==> flow/design.v <==
`timescale 1ns / 1ps
module FPGA_2_ShiftReg(CLK, BYTE_IN, EN_IN, RDY, RCLK, SRCLK, OE, SER_OUT);
input CLK;
input [7:0] BYTE_IN;   
input EN_IN;   
output RDY;    
output RCLK;     
output SRCLK;    
output OE;       
output SER_OUT;  
reg [8:0] shift = 0;
reg RCLK        = 0;
reg SRCLK       = 0;
reg RDY         = 1;
wire OE;
parameter N = 2;  
parameter [N-1:0] pulse_duration = 3;  
parameter [N-1:0] setup_time = 3;  
wire SER_OUT;
assign SER_OUT = shift[8];  
reg [N-1:0] clk_cnt   = 0;
reg [1:0] SRCLK_state = 0;
reg SRCLK_toggle      = 0;  
always @ ( posedge CLK ) begin
  case ( SRCLK_state )
    0: begin  
      if ( SRCLK_toggle == 1 ) begin
        SRCLK_state <= SRCLK_state + 1;
        SRCLK       <= 0;  
        clk_cnt     <= 0;
      end
    end
    1: begin  
      if ( clk_cnt == ( setup_time - 1 ) ) begin
        SRCLK       <= 1;
        clk_cnt     <= 0;
        SRCLK_state <= SRCLK_state + 1;
      end else begin
        clk_cnt <= clk_cnt + 1;
      end
    end
    2: begin  
      if ( clk_cnt == ( pulse_duration - 1 ) ) begin
        SRCLK       <= 0;
        clk_cnt     <= 0;
        SRCLK_state <= SRCLK_state + 1;
      end else begin
        clk_cnt <= clk_cnt + 1;
      end
    end
    3: begin  
      if ( SRCLK_toggle == 0 ) SRCLK_state <= 0;
    end
  endcase
end
reg [N-1:0] clk_cnt2 = 0;
reg [1:0] RCLK_state = 0;
reg RCLK_toggle = 0;  
always @ ( posedge CLK ) begin
  case ( RCLK_state )
    0: begin  
      if ( RCLK_toggle == 1 ) begin
        RCLK_state  <= RCLK_state + 1;
        RCLK        <= 0;  
        clk_cnt2    <= 0;
      end
    end
    1: begin  
      if ( clk_cnt2 == ( setup_time - 1 ) ) begin
        RCLK        <= 1;
        clk_cnt2    <= 0;
        RCLK_state  <= RCLK_state + 1;
      end else begin
        clk_cnt2 <= clk_cnt2 + 1;
      end
    end
    2: begin  
      if ( clk_cnt2 == ( pulse_duration - 1 ) ) begin
        RCLK        <= 0;
        clk_cnt2    <= 0;
        RCLK_state  <= RCLK_state + 1;
      end else begin
        clk_cnt2 <= clk_cnt2 + 1;
      end
    end
    3: begin  
      if ( RCLK_toggle == 0 ) RCLK_state <= 0;
    end
  endcase
end
reg [1:0] state = 0;  
reg [1:0] substate = 0;
reg [2:0] cnt = 0;
reg init_done = 0;
always @ ( posedge CLK ) begin
  case ( state )
    0: begin  
      if ( EN_IN == 1 ) begin  
        shift[7:0]   <= BYTE_IN;
        cnt          <= 0;
        state        <= state + 1;
        RDY          <= 0;
        SRCLK_toggle <= 0;
        RCLK_toggle  <= 0;
        substate     <= 0;
      end else begin
        RDY          <= 1;
        cnt          <= 0;
        SRCLK_toggle <= 0;
        RCLK_toggle  <= 0;
        state        <= 0;
        substate     <= 0;
      end
    end
    1: begin  
      case ( substate )
        0: begin  
          shift[8:1]  <= shift[7:0];
          shift[0]    <= 0;
          substate    <= substate + 1;
        end
        1: begin  
          SRCLK_toggle  <= 1;
          substate      <= substate + 1;
        end
        2: begin  
          if ( SRCLK == 1 ) begin
            SRCLK_toggle  <= 0;
            substate      <= substate + 1;
          end
        end
        3: begin  
          if ( SRCLK == 0 ) begin
            if ( cnt == 7 ) begin
              state <= state + 1;
              cnt   <= 0;
            end else begin
              cnt <= cnt + 1;
            end
            substate <= 0;
          end
        end
      endcase
    end
    2: begin  
      case ( substate )
        0: begin  
          RCLK_toggle <= 1;
          substate    <= substate + 1;
        end
        1: begin  
          if ( RCLK == 1 ) begin
            RCLK_toggle <= 0;
            substate    <= substate + 1;
          end
        end
        2: begin  
          if ( RCLK == 0 ) begin
            state     <= 0;
            substate  <= 0;
            init_done <= 1;
            RDY       <= 1;
          end
        end
      endcase
    end
    default: begin
      state     <= 0;
      substate  <= 0;
      init_done <= 0;
      RDY       <= 1;
    end
  endcase
end
reg EN_OUT = 0;
always @ ( posedge CLK ) begin
  if ( init_done == 1 ) begin
    EN_OUT <= 1;
  end else begin
    EN_OUT <= 0;
  end
end
assign OE = ~EN_OUT;  
endmodule
Reports on FPGA_2_ShiftReg
The steps from the RTL of FPGA_2_ShiftReg to its reports follow in flow order.
Lines are those of the file above, counted from 1.
Operators carry their Yosys type and port widths (W data, S select, Z words).
Library cell names are shortened.
{"block": "inputs", "top": "FPGA_2_ShiftReg", "clk_port": "CLK", "lib": "sky130hd", "pvt_corner": "tt_025C_1v80"}

Word-level counts
Source: Yosys, flattened and elaborated, memories not mapped. Widths are those after wreduce. Registers that Yosys merges into a memory's read port (data or address) are not register bits. Print and check cells do not count.
{"block": "op_classes", "n_addsub": 7, "n_mul": 0, "div": 0, "compare": 0, "eq_ne": 39, "shift": 0, "mux": 57, "n_logic": 3, "n_reduce_logical": 29}
{"block": "op_table", "operator": "$mux W2", "count": 19}
{"block": "op_table", "operator": "$ne A2 B2 Y1 const B", "count": 15}
{"block": "op_table", "operator": "$pmux W2 S3", "count": 5}
{"block": "op_table", "operator": "$eq A2 B2 Y1 const B", "count": 9}
{"block": "op_table", "operator": "$ne A3 B3 Y1 const B", "count": 6}
{"block": "op_table", "operator": "$reduce_and A3 Y1", "count": 6}
{"block": "op_table", "operator": "$reduce_and A4 Y1", "count": 4}
{"block": "op_table", "operator": "$pmux W7 S2", "count": 1}
{"block": "op_table", "operator": "$mux W1", "count": 14}
{"block": "op_table", "operator": "$mux W7", "count": 2}
{"block": "op_table", "operator": "$add A2 B1 Y2 const B", "count": 6}
{"block": "op_table", "operator": "$pmux W2 S2", "count": 3}
{"block": "op_table", "operator": "$pmux W1 S2", "count": 6}
{"block": "op_table", "operator": "$pmux W1 S3", "count": 3}
{"block": "op_table", "operator": "$mux W3", "count": 3}
{"block": "op_table", "operator": "$eq A2 B1 Y1 const B", "count": 4}
{"block": "op_table", "operator": "$logic_not A2 Y1", "count": 4}
{"block": "op_table", "operator": "$reduce_or A2 Y1", "count": 4}
{"block": "op_table", "operator": "$ne A4 B4 Y1 const B", "count": 2}
{"block": "op_table", "operator": "$reduce_bool A4 Y1", "count": 2}
{"block": "op_table", "operator": "$reduce_and A2 Y1", "count": 3}
{"block": "op_table", "operator": "$reduce_bool A3 Y1", "count": 2}
{"block": "op_table", "operator": "$reduce_and A6 Y1", "count": 1}
{"block": "op_table", "operator": "$pmux W3 S2", "count": 1}
{"block": "op_table", "operator": "$reduce_and A5 Y1", "count": 1}
{"block": "op_table", "operator": "$ne A2 B1 Y1 const B", "count": 2}
{"block": "op_table", "operator": "$reduce_bool A2 Y1", "count": 2}
{"block": "op_table", "operator": "$not A1 Y1", "count": 3}
Other operator kinds: 2; their cells: 2.
{"block": "word_totals", "reg_bits": 31, "latchBits": 0, "ram_bits": 0, "rom_bits": 0, "clocked_rd_ports_x_width": 0, "memories": 0, "input_bits": 10, "wordCells": 151}

Logic depth
Depth = most cells in a row (Yosys ltp): at word level without a register or memory, in the mapped netlist without a sequential cell, where the memories' decode and read muxes count.
{"block": "depth", "depth_word": 5, "abc_area": 1, "depth_mapped": 8}

Mapped cells and area
Yosys stat after the flow's synthesis: flattened, memories mapped to cells. It holds for the ABC_AREA given above (unset counts as 0); a run with the other value may have another netlist.
The area totals of this step are shown rounded.
{"block": "synth_totals", "cells": 185, "mapped_area_um2": 1803, "ff_cells": 31}
{"block": "by_type", "cell": "edfxtp_1", "count": 30}
{"block": "by_type", "cell": "ha_1", "count": 26}
{"block": "by_type", "cell": "nand2_1", "count": 35}
{"block": "by_type", "cell": "nor2_1", "count": 34}
{"block": "by_type", "cell": "inv_1", "count": 29}
{"block": "by_type", "cell": "nand3_1", "count": 6}
{"block": "by_type", "cell": "a21oi_1", "count": 5}
{"block": "by_type", "cell": "dfxtp_1", "count": 1}
{"block": "by_type", "cell": "nor3_2", "count": 2}
{"block": "by_type", "cell": "nor2_2", "count": 3}
{"block": "by_type", "cell": "buf_4", "count": 2}
{"block": "by_type", "cell": "o21a_1", "count": 2}
{"block": "by_type", "cell": "o21ai_0", "count": 3}
{"block": "by_type", "cell": "o22ai_1", "count": 2}
{"block": "by_type", "cell": "buf_6", "count": 1}
{"block": "by_type", "cell": "nand2_4", "count": 1}
{"block": "by_type", "cell": "o21ai_1", "count": 2}
{"block": "by_type", "cell": "nor3_1", "count": 1}

Worst setup path after synthesis
Source: OpenSTA report_checks on the synthesized netlist (no wires, ideal clock, input and output delay 20% of the period each), path of least setup slack; recovery checks are left aside. Register names are those of the netlist, which keeps one name where synthesis merged equal registers.
{"block": "synth_timing", "path_kind": "reg-to-reg", "from": "register state[0]", "to": "register shift[0]", "clock_period_ns": 1.86, "setup_ns": 0.370, "launch_ns": 0.000, "arrival_time_ns": 1.248, "setup_slack_ns": 0.242, "delay_ns": 1.618, "driving_pins": 5, "path_buffers": 0, "period_less_setup_slack_ns": 1.618}
"delay_ns" = arrival - input delay + setup time.
"driving_pins" counts driving pins, that of a launching flip-flop among them; a cell with two outputs on the path counts twice.
"period_less_setup_slack_ns" = period - worst setup slack (recovery checks aside). The figure is calculated, with input and output delays left at 20% of the set period.
Between the ends stands the longest chain of elaborated cells between them, by number of cells; it is not shown to be the way that was timed. Of several equally long chains one is given.
Each line given opens the expression or statement behind the cell; cells for indexed reads and writes are added by Yosys, which also makes memories of some case tables.
A register here has more assigning lines than the two given.
Only ways into the end's enable, where the timed path ends, are counted here.
{"block": "synth_via", "cell_sequence": "edfxtp_1 -> inv_1 -> ha_1 -> nor2_1 -> nor2_1", "elab_chain_len": 3, "cone_cells": 6, "cone_lines": 1, "cone_classes": "eq/ne (3); reduce/logical (3)"}
{"block": "synth_rtl", "element": "start: declaration", "line": 91, "text": "reg [1:0] state = 0;"}
{"block": "synth_rtl", "element": "start: assignment", "line": 101, "text": "state        <= state + 1;"}
{"block": "synth_rtl", "element": "start: assignment", "line": 135, "text": "state <= state + 1;"}
{"block": "synth_rtl", "element": "$eq A2 B1 Y1", "line": 96, "text": "case ( state )"}
{"block": "synth_rtl", "element": "$reduce_bool A2 Y1"}
{"block": "synth_rtl", "element": "$reduce_and A3 Y1"}
{"block": "synth_rtl", "element": "end: assignment", "line": 99, "text": "shift[7:0]   <= BYTE_IN;"}
{"block": "synth_rtl", "element": "end: assignment", "line": 119, "text": "shift[0]    <= 0;"}
{"block": "synth_rtl", "element": "end: declaration", "line": 11, "text": "reg [8:0] shift = 0;"}

Timing after layout
From the final timing report of flow run A: the path of least setup slack in the routed layout; clock arrival at registers is part of the times.
{"block": "layout_timing", "path_kind": "reg-to-reg", "from": "register state[0]", "to": "register shift[3]", "clock_period_ns": 3.51, "setup_ns": 0.35, "launch_ns": 0.32, "arrival_time_ns": 2.13, "setup_slack_ns": 1.35, "driving_pins": 5, "path_buffers": 0}
Between the ends stands the longest chain of elaborated cells between them, by number of cells; it is not shown to be the way that was timed. Of several equally long chains one is given.
A register here has more assigning lines than the two given.
Only ways into the end's enable, where the timed path ends, are counted here.
{"block": "layout_via", "cell_sequence": "edfxtp_1 -> ha_1 -> inv_1 -> o22ai_1 -> nor2_1", "elab_chain_len": 3, "cone_cells": 6, "cone_lines": 1, "cone_classes": "eq/ne (3); reduce/logical (3)"}
{"block": "layout_rtl", "element": "start: declaration", "line": 91, "text": "reg [1:0] state = 0;"}
{"block": "layout_rtl", "element": "start: assignment", "line": 101, "text": "state        <= state + 1;"}
{"block": "layout_rtl", "element": "start: assignment", "line": 135, "text": "state <= state + 1;"}
{"block": "layout_rtl", "element": "$eq A2 B1 Y1", "line": 96, "text": "case ( state )"}
{"block": "layout_rtl", "element": "$reduce_bool A2 Y1"}
{"block": "layout_rtl", "element": "$reduce_and A3 Y1"}
{"block": "layout_rtl", "element": "end: assignment", "line": 99, "text": "shift[7:0]   <= BYTE_IN;"}
{"block": "layout_rtl", "element": "end: assignment", "line": 118, "text": "shift[8:1]  <= shift[7:0];"}
{"block": "layout_rtl", "element": "end: declaration", "line": 11, "text": "reg [8:0] shift = 0;"}

Subject: FPGA_2_ShiftReg on sky130hd, stored results

Hello all,

Below are 2 stored runs of the flow (Yosys, OpenROAD; platform sky130hd) on FPGA_2_ShiftReg, each with its settings and what was measured, unordered. Constraints: input delay and output delay 20% of the set period each, output load 0.01 pF.
By "achieved_period_ns" is meant the clock period of the run minus its worst setup slack. This is arithmetic on one report: input and output delays are still those of the set period (20% each).
"worst_setup_path_time_ns" is the time allowed to the run's worst setup path (the clock period less input and output delay, where it has them) less its slack. Clock arrival times count: a late capture clock shortens it, a late launch clock lengthens it.
"totalPower_mw" rests on the timing tool's default activity at the inputs, not on a simulated workload.
The measured numbers are rounded.

{"run": "flow run A", "settings": { "period_ns": 3.51, "CORE_UTILIZATION": 53, "SETUP_SLACK_MARGIN": 0.92, "PLACE_DENSITY_LB_ADDON": 0.05, "CELL_PAD_IN_SITES_GLOBAL_PLACEMENT": 1, "TNS_END_PERCENT": 20, "ABC_AREA": 1, "GPL_TIMING_DRIVEN": 1, "GPL_ROUTABILITY_DRIVEN": 1, "CTS_CLUSTER_SIZE": 13, "CAP_MARGIN": 25, "MIN_ROUTING_LAYER": "met1", "CORE_MARGIN": 2, "SLEW_MARGIN": 20 }, "results": { "synthArea_um2": 1803, "final_die_area_um2": 3884, "finalCellArea_um2": 2024, "worst_setup_slack_ns": 1.345, "final_hold_ws_ns": 0.354, "totalPower_mw": 1.914, "achieved_period_ns": 2.165, "worst_setup_path_time_ns": 2.16, "worst_setup_path_type": "reg-to-reg" }}
{"run": "flow run B", "settings": { "period_ns": 2.73, "CORE_UTILIZATION": 41, "PLACE_DENSITY": 0.61, "CORE_ASPECT_RATIO": 0.92, "CORE_MARGIN": 2, "CELL_PAD_IN_SITES_GLOBAL_PLACEMENT": 2, "GPL_TIMING_DRIVEN": 0, "GPL_ROUTABILITY_DRIVEN": 0, "CTS_CLUSTER_SIZE": 55, "CAP_MARGIN": 20, "SLEW_MARGIN": 35 }, "results": { "synthArea_um2": 1753, "final_die_area_um2": 4815, "finalCellArea_um2": 2033, "worst_setup_slack_ns": 0.661, "final_hold_ws_ns": 0.344, "totalPower_mw": 2.483, "achieved_period_ns": 2.069, "worst_setup_path_time_ns": 2.07, "worst_setup_path_type": "reg-to-reg" }}

Thanks
